==> flow/design.v <==
`timescale 1ns / 1ps
module debounce(input pb_1,clk,output pb_out);
	wire slow_clk_en;
	wire Q1,Q2,Q2_bar,Q0;
	clock_enable u1(clk,slow_clk_en);
	my_dff_en d0(clk,slow_clk_en,pb_1,Q0);
	my_dff_en d1(clk,slow_clk_en,Q0,Q1);
	my_dff_en d2(clk,slow_clk_en,Q1,Q2);
	assign Q2_bar = ~Q2;
	assign pb_out = Q1 & Q2_bar & slow_clk_en;
endmodule
module clock_enable(input Clk_100M,output slow_clk_en);
    reg [26:0]counter=0;
		 always @(posedge Clk_100M)
		 begin
			 counter <= (counter>=249999)?0:counter+1;
		 end
    assign slow_clk_en = (counter == 249999)?1'b1:1'b0;
endmodule
module my_dff_en(input DFF_CLOCK, clock_enable,D, output reg Q=0);
    always @ (posedge DFF_CLOCK) begin
			if(clock_enable==1) 
				Q <= D;
    end
endmodule 
`timescale 1ns / 1ps
module division(input [3:0] sw, input clk, btn, reset, output reg [7:0] led);
  reg [7:0] dividend = 0;
  reg [7:0] divisor = 0;
  reg [7:0] quotient = 0;
  reg [7:0] remainder = 0;
  reg [3:0] btn_counter = 0;
  integer n = 8;
  integer counter = 8 - 1;
  wire pb_out;
  debounce db (.pb_1(btn), .clk(clk), .pb_out(pb_out));
	always @(posedge clk) begin
	if (reset) begin
		btn_counter <= 0;
		dividend <= 0;
		divisor <= 0;
	end
   if (pb_out) begin
      if (btn_counter == 0) begin
        dividend[7:4] <= sw[3:0];
      end else if (btn_counter == 1) begin
        dividend[3:0] <= sw[3:0];
      end else if (btn_counter == 2) begin
        divisor[7:4] <= sw[3:0];
      end else if (btn_counter == 3) begin
        divisor[3:0] <= sw[3:0];
      end
      btn_counter <= btn_counter + 1;
    end
  end
  always @(posedge clk) begin
  	if (reset) begin
		counter = 7;
		led <= 0;
		quotient = 0;
		remainder = 0;
	end
    if (btn_counter > 3) begin
      if (divisor > dividend) begin
        quotient = 8'b0;
        remainder = dividend;
      end
      else begin
        if ((counter >= 0) && (counter < n)) begin
          remainder = (remainder << 1) | ((dividend >> counter) & 1);
          quotient = quotient << 1;
          if (remainder >= divisor) begin
            remainder = remainder - divisor;
            quotient = quotient | 1;
          end
          counter = counter - 1;
        end
      end
      if (btn_counter == 4) begin
        led <= quotient;
      end
      else if (btn_counter > 4) begin
        led <= remainder;
      end
    end
  end
endmodule
From RTL to reports: division --
The steps from the RTL of division to its reports follow in flow order. Lines are those of the file above, counted from 1. Operators: Yosys type, input widths -> output width; for muxes data width and select width s. Cell names lack the library's common part. Not given: -
Set-up: top division, clock clk, library sky130hd, timing corner tt_025C_1v80

Word level --
Counts by Yosys on the flattened word-level netlist (proc, flatten, opt, wreduce; memories kept). Register bits leave out memories and registers merged into their read ports (data or address). Print and check cells are left out. Cells with the same type and inputs are merged into one.
Storage and ports: register bits 106, bits in latches 0, RAM bits 0, memory bits (read-only) 0, word width x clocked read ports 0, memories 0, input port bits 7, output and inout port bits 8, cells after elaboration 74
Cells by class: $add $sub $neg 4, multiply operators 0, divide/modulo/power cells 0, magnitude comparators 7, equal/unequal tests 5, shift operators 1, mux-type cells 39, bitwise operators 4, reductions and logical operators 3
Operators with widths (number):
- $mux 32 | 4
- $mux 8 | 13
- $mux 4 | 20
- $ge 32x1->1 const B | 1
- $sub 32x2->32 const B | 1
- $lt 32x5->1 const B | 1
- $shr 8x32->1 | 1
- $add 27x1->27 const B | 1
- $ge 27x18->1 const B | 1
- $eq 27x18->1 const B | 1
- $eq 4x2->1 const B | 2
- $or 8x1->8 | 1
- $sub 8x8->8 | 1
- $ge 8x8->1 | 1
- $gt 8x8->1 | 1
- $add 4x1->4 const B | 1
- $eq 4x1->1 const B | 1
- $gt 4x2->1 const B | 1
- $gt 4x3->1 const B | 1
- $eq 4x3->1 const B | 1
- $logic_not 4->1 | 1
- $and 1x1->1 | 2
- $reduce_bool 2->1 | 1
- $mux 1 | 2
- $logic_and 1x1->1 | 1
- $not 1->1 | 1

Logic depth --
Longest topological path by Yosys (ltp), each cell counted once; first at word level (registers and memories cut), then after technology mapping (sequential cells cut; the memories' decode and read muxes count).
Logic depth: word-level depth 10, ABC_AREA 0, gate-level depth with buffers 15

After synthesis --
The flow's flattened synthesis, as Yosys stat reports it; memories are mapped. The netlist is that of the ABC_AREA named above (0 if unset); the other value can give another one.
Mapped netlist: standard cells after synthesis 577, chip area (Yosys) 5159.9 um^2, sequential area 2192.1 um^2, flip-flop cells 106, buffers 24
Cell types:
- dfxtp_1 | number 99, total area 1.98E+03 um^2
- ha_1 | number 22, total area 275.264 um^2
- inv_1 | number 60, total area 225.216 um^2
- nor2_1 | number 60, total area 225.216 um^2
- edfxtp_1 | number 7, total area 210.202 um^2
- mux2_2 | number 18, total area 202.694 um^2
- o21ai_0 | number 30, total area 150.144 um^2
- a21oi_1 | number 24, total area 120.115 um^2
- nand2_1 | number 29, total area 108.854 um^2
- xnor2_1 | number 12, total area 105.101 um^2
- xor2_1 | number 12, total area 105.101 um^2
- nand3_1 | number 20, total area 100.096 um^2
- o21ai_2 | number 10, total area 87.584 um^2
- and3_1 | number 13, total area 81.328 um^2
- nor4_1 | number 13, total area 81.328 um^2
- clkbuf_1 | number 19, total area 71.318 um^2
- nor3_1 | number 14, total area 70.067 um^2
- a21o_1 | number 7, total area 52.55 um^2
Other cell types: 45; their cells: 108. By module: a second synthesis without flattening, with its own total; a netlist apart from the flattened one above.
Unflattened totals: cells (unflattened synthesis) 549, area (unflattened synthesis) 5038.6 um^2
Each row is one instance without its submodules.
Modules:
- division | times used 1, cells 432, area 3888.7 um^2, seq. area 1561.5 um^2
- clock_enable | times used 1, cells 113, area 1051.0 um^2, seq. area 540.5 um^2
- my_dff_en | times used 3, cells 1, area 30.0 um^2, seq. area 30.0 um^2
- debounce | times used 1, cells 1, area 8.8 um^2, seq. area 0.0 um^2

Worst setup path after synthesis --
OpenSTA on the mapped netlist: ideal clock, no wires. The path of least setup slack (recovery checks aside). Input and output delay are each 20% of the period. Register names are those of the netlist, which keeps one name where synthesis merged equal registers.
Timing path post-synthesis: kind input-to-reg, from in reset, to reg led[0], clock period 3.69 ns, library setup time 0.132 ns, data arrival time 3.212 ns, path slack 0.346 ns, path delay 2.606 ns, stages on the path 14, synthesis period reached 3.344 ns
"path delay" = arrival - input delay + setup time. "stages on the path" counts driving pins, that of a launching flip-flop among them; a cell with two outputs on the path counts twice. "synthesis period reached" = period - worst setup slack (recovery checks aside). The figure is calculated, with input and output delays left at 20% of the set period. Between the ends stands the longest chain of elaborated cells between them, by number of cells; it is not shown to be the way that was timed. Of several equally long chains one is given. Each line given opens the expression or statement behind the cell; cells for indexed reads and writes are added by Yosys, which also makes memories of some case tables. A register here has more assigning lines than the two given.
Between the ends, post-synthesis: path through clkinv_1 o21ai_0 buf_2 nand2_1 ha_1 inv_1 fa_1 a211o_1 a21oi_1 o21ai_1 and2_1 buf_2 a2111oi_2 o31ai_1, length of the longest elaborated chain 10
Ends and longest elaborated chain, post-synthesis:
- start, declared | RTL line 27 | module division(input [3:0] sw, input clk, btn, reset, output reg [7:0] led);
- $mux 32 | RTL line 57 | if (reset) begin
- $shr 8x32->1 | RTL line 70 | remainder = (remainder << 1) | ((dividend >> counter) & 1);
- $or 8x1->8 | RTL line 70
- $sub 8x8->8 | RTL line 73 | remainder = remainder - divisor;
- $mux 8 | RTL line 72 | if (remainder >= divisor) begin
- $mux 8 | RTL line 69 | if ((counter >= 0) && (counter < n)) begin
- $mux 8 | RTL line 64 | if (divisor > dividend) begin
- $mux 8 | RTL line 82 | else if (btn_counter > 4) begin
- $mux 8 | RTL line 79 | if (btn_counter == 4) begin
- $mux 8 | RTL line 63 | if (btn_counter > 3) begin
- end, assigned | RTL line 80 | led <= quotient;
- end, assigned | RTL line 83 | led <= remainder;
- end, declared | RTL line 27

Worst path after layout --
From the final timing report of run 1: the path of least setup slack in the routed layout; clock arrival at registers is part of the times.
Timing path after layout: kind input-to-reg, from in reset, to reg led[0], clock period 5.63 ns, library setup time 0.14 ns, data arrival time 4.43 ns, path slack 1.42 ns, stages on the path 14
Between the ends stands the longest chain of elaborated cells between them, by number of cells; it is not shown to be the way that was timed. Of several equally long chains one is given. A register here has more assigning lines than the two given.
Between the ends, after layout: path through buf_2 clkinv_1 a21oi_1 a21oi_1 nand2_1 ha_1 inv_1 fa_1 a211o_1 a21oi_1 o21ai_1 and2_1 a2111oi_2 o31ai_1, length of the longest elaborated chain 10
Ends and longest elaborated chain, after layout:
- start, declared | RTL line 27 | module division(input [3:0] sw, input clk, btn, reset, output reg [7:0] led);
- $mux 32 | RTL line 57 | if (reset) begin
- $shr 8x32->1 | RTL line 70 | remainder = (remainder << 1) | ((dividend >> counter) & 1);
- $or 8x1->8 | RTL line 70
- $sub 8x8->8 | RTL line 73 | remainder = remainder - divisor;
- $mux 8 | RTL line 72 | if (remainder >= divisor) begin
- $mux 8 | RTL line 69 | if ((counter >= 0) && (counter < n)) begin
- $mux 8 | RTL line 64 | if (divisor > dividend) begin
- $mux 8 | RTL line 82 | else if (btn_counter > 4) begin
- $mux 8 | RTL line 79 | if (btn_counter == 4) begin
- $mux 8 | RTL line 63 | if (btn_counter > 3) begin
- end, assigned | RTL line 80 | led <= quotient;
- end, assigned | RTL line 83 | led <= remainder;
- end, declared | RTL line 27

Design division on sky130hd. What follows are 2 stored runs of the flow, each under its own settings; their order means nothing. The constraints put input and output delay at 20% of the set period each and load the outputs with 0.01 pF.
"power": no workload was simulated; the value follows from the tool's default switching activity.

[run 1] flow files
==> flow/run.sh <==
#!/bin/bash
# the make line also repeats the synthesis and layout settings of config.mk as NAME=value (left out here)
make -C /OpenROAD-flow-scripts/flow DESIGN_CONFIG=/design/flow/config.mk WORK_HOME=/design/flow/orfs CLKGATE_MAP_FILE= finish
==> flow/config.mk <==
export PLATFORM = sky130hd
export DESIGN_NAME = division
export DESIGN_NICKNAME = division
export VERILOG_FILES = /design/flow/design.v
export SDC_FILE = /design/flow/constraint.sdc
export NUM_CORES = 4
export LEC_CHECK = 0
export CAP_MARGIN = 15
export CELL_PAD_IN_SITES_GLOBAL_PLACEMENT = 1
export CORE_ASPECT_RATIO = 0.52
export CORE_MARGIN = 2
export CORE_UTILIZATION = 26
export CTS_CLUSTER_DIAMETER = 263
export GPL_TIMING_DRIVEN = 1
export MAX_ROUTING_LAYER = met4
export PLACE_DENSITY_LB_ADDON = 0.12
export SETUP_SLACK_MARGIN = -0.26
export SLEW_MARGIN = 20
==> flow/constraint.sdc <==
create_clock -name core_clock -period 5.63 [get_ports {clk}]
set_input_delay 1.1260 -clock core_clock [delete_from_list [all_inputs] [get_ports {clk}]]
set_output_delay 1.1260 -clock core_clock [all_outputs]
set_load 0.01 [all_outputs]

[run 1] result: worst hold slack 0.432 ns; final utilization 0.3; die size 21049.4 um^2; power 2.084 mW; lowest setup slack 1.419 ns; mapped cell area after synthesis 5159.9 um^2

[run 2] flow files
==> flow/run.sh <==
#!/bin/bash
# the make line also repeats the synthesis and layout settings of config.mk as NAME=value (left out here)
make -C /OpenROAD-flow-scripts/flow DESIGN_CONFIG=/design/flow/config.mk WORK_HOME=/design/flow/orfs CLKGATE_MAP_FILE= finish
==> flow/config.mk <==
export PLATFORM = sky130hd
export DESIGN_NAME = division
export DESIGN_NICKNAME = division
export VERILOG_FILES = /design/flow/design.v
export SDC_FILE = /design/flow/constraint.sdc
export NUM_CORES = 4
export LEC_CHECK = 0
export ABC_AREA = 0
export CAP_MARGIN = 20
export CELL_PAD_IN_SITES_DETAIL_PLACEMENT = 1
export CORE_ASPECT_RATIO = 1.21
export CORE_MARGIN = 2
export CORE_UTILIZATION = 50
export MAX_ROUTING_LAYER = met5
export MIN_ROUTING_LAYER = met1
export SETUP_SLACK_MARGIN = 0.12
export SLEW_MARGIN = 25
export TNS_END_PERCENT = 55
==> flow/constraint.sdc <==
create_clock -name core_clock -period 2.4 [get_ports {clk}]
set_input_delay 0.4800 -clock core_clock [delete_from_list [all_inputs] [get_ports {clk}]]
set_output_delay 0.4800 -clock core_clock [all_outputs]
set_load 0.01 [all_outputs]

[run 2] result: worst hold slack 0.434 ns; final utilization 0.686; die size 11152.0 um^2; power 5.927 mW; lowest setup slack -0.809 ns; mapped cell area after synthesis 5159.9 um^2
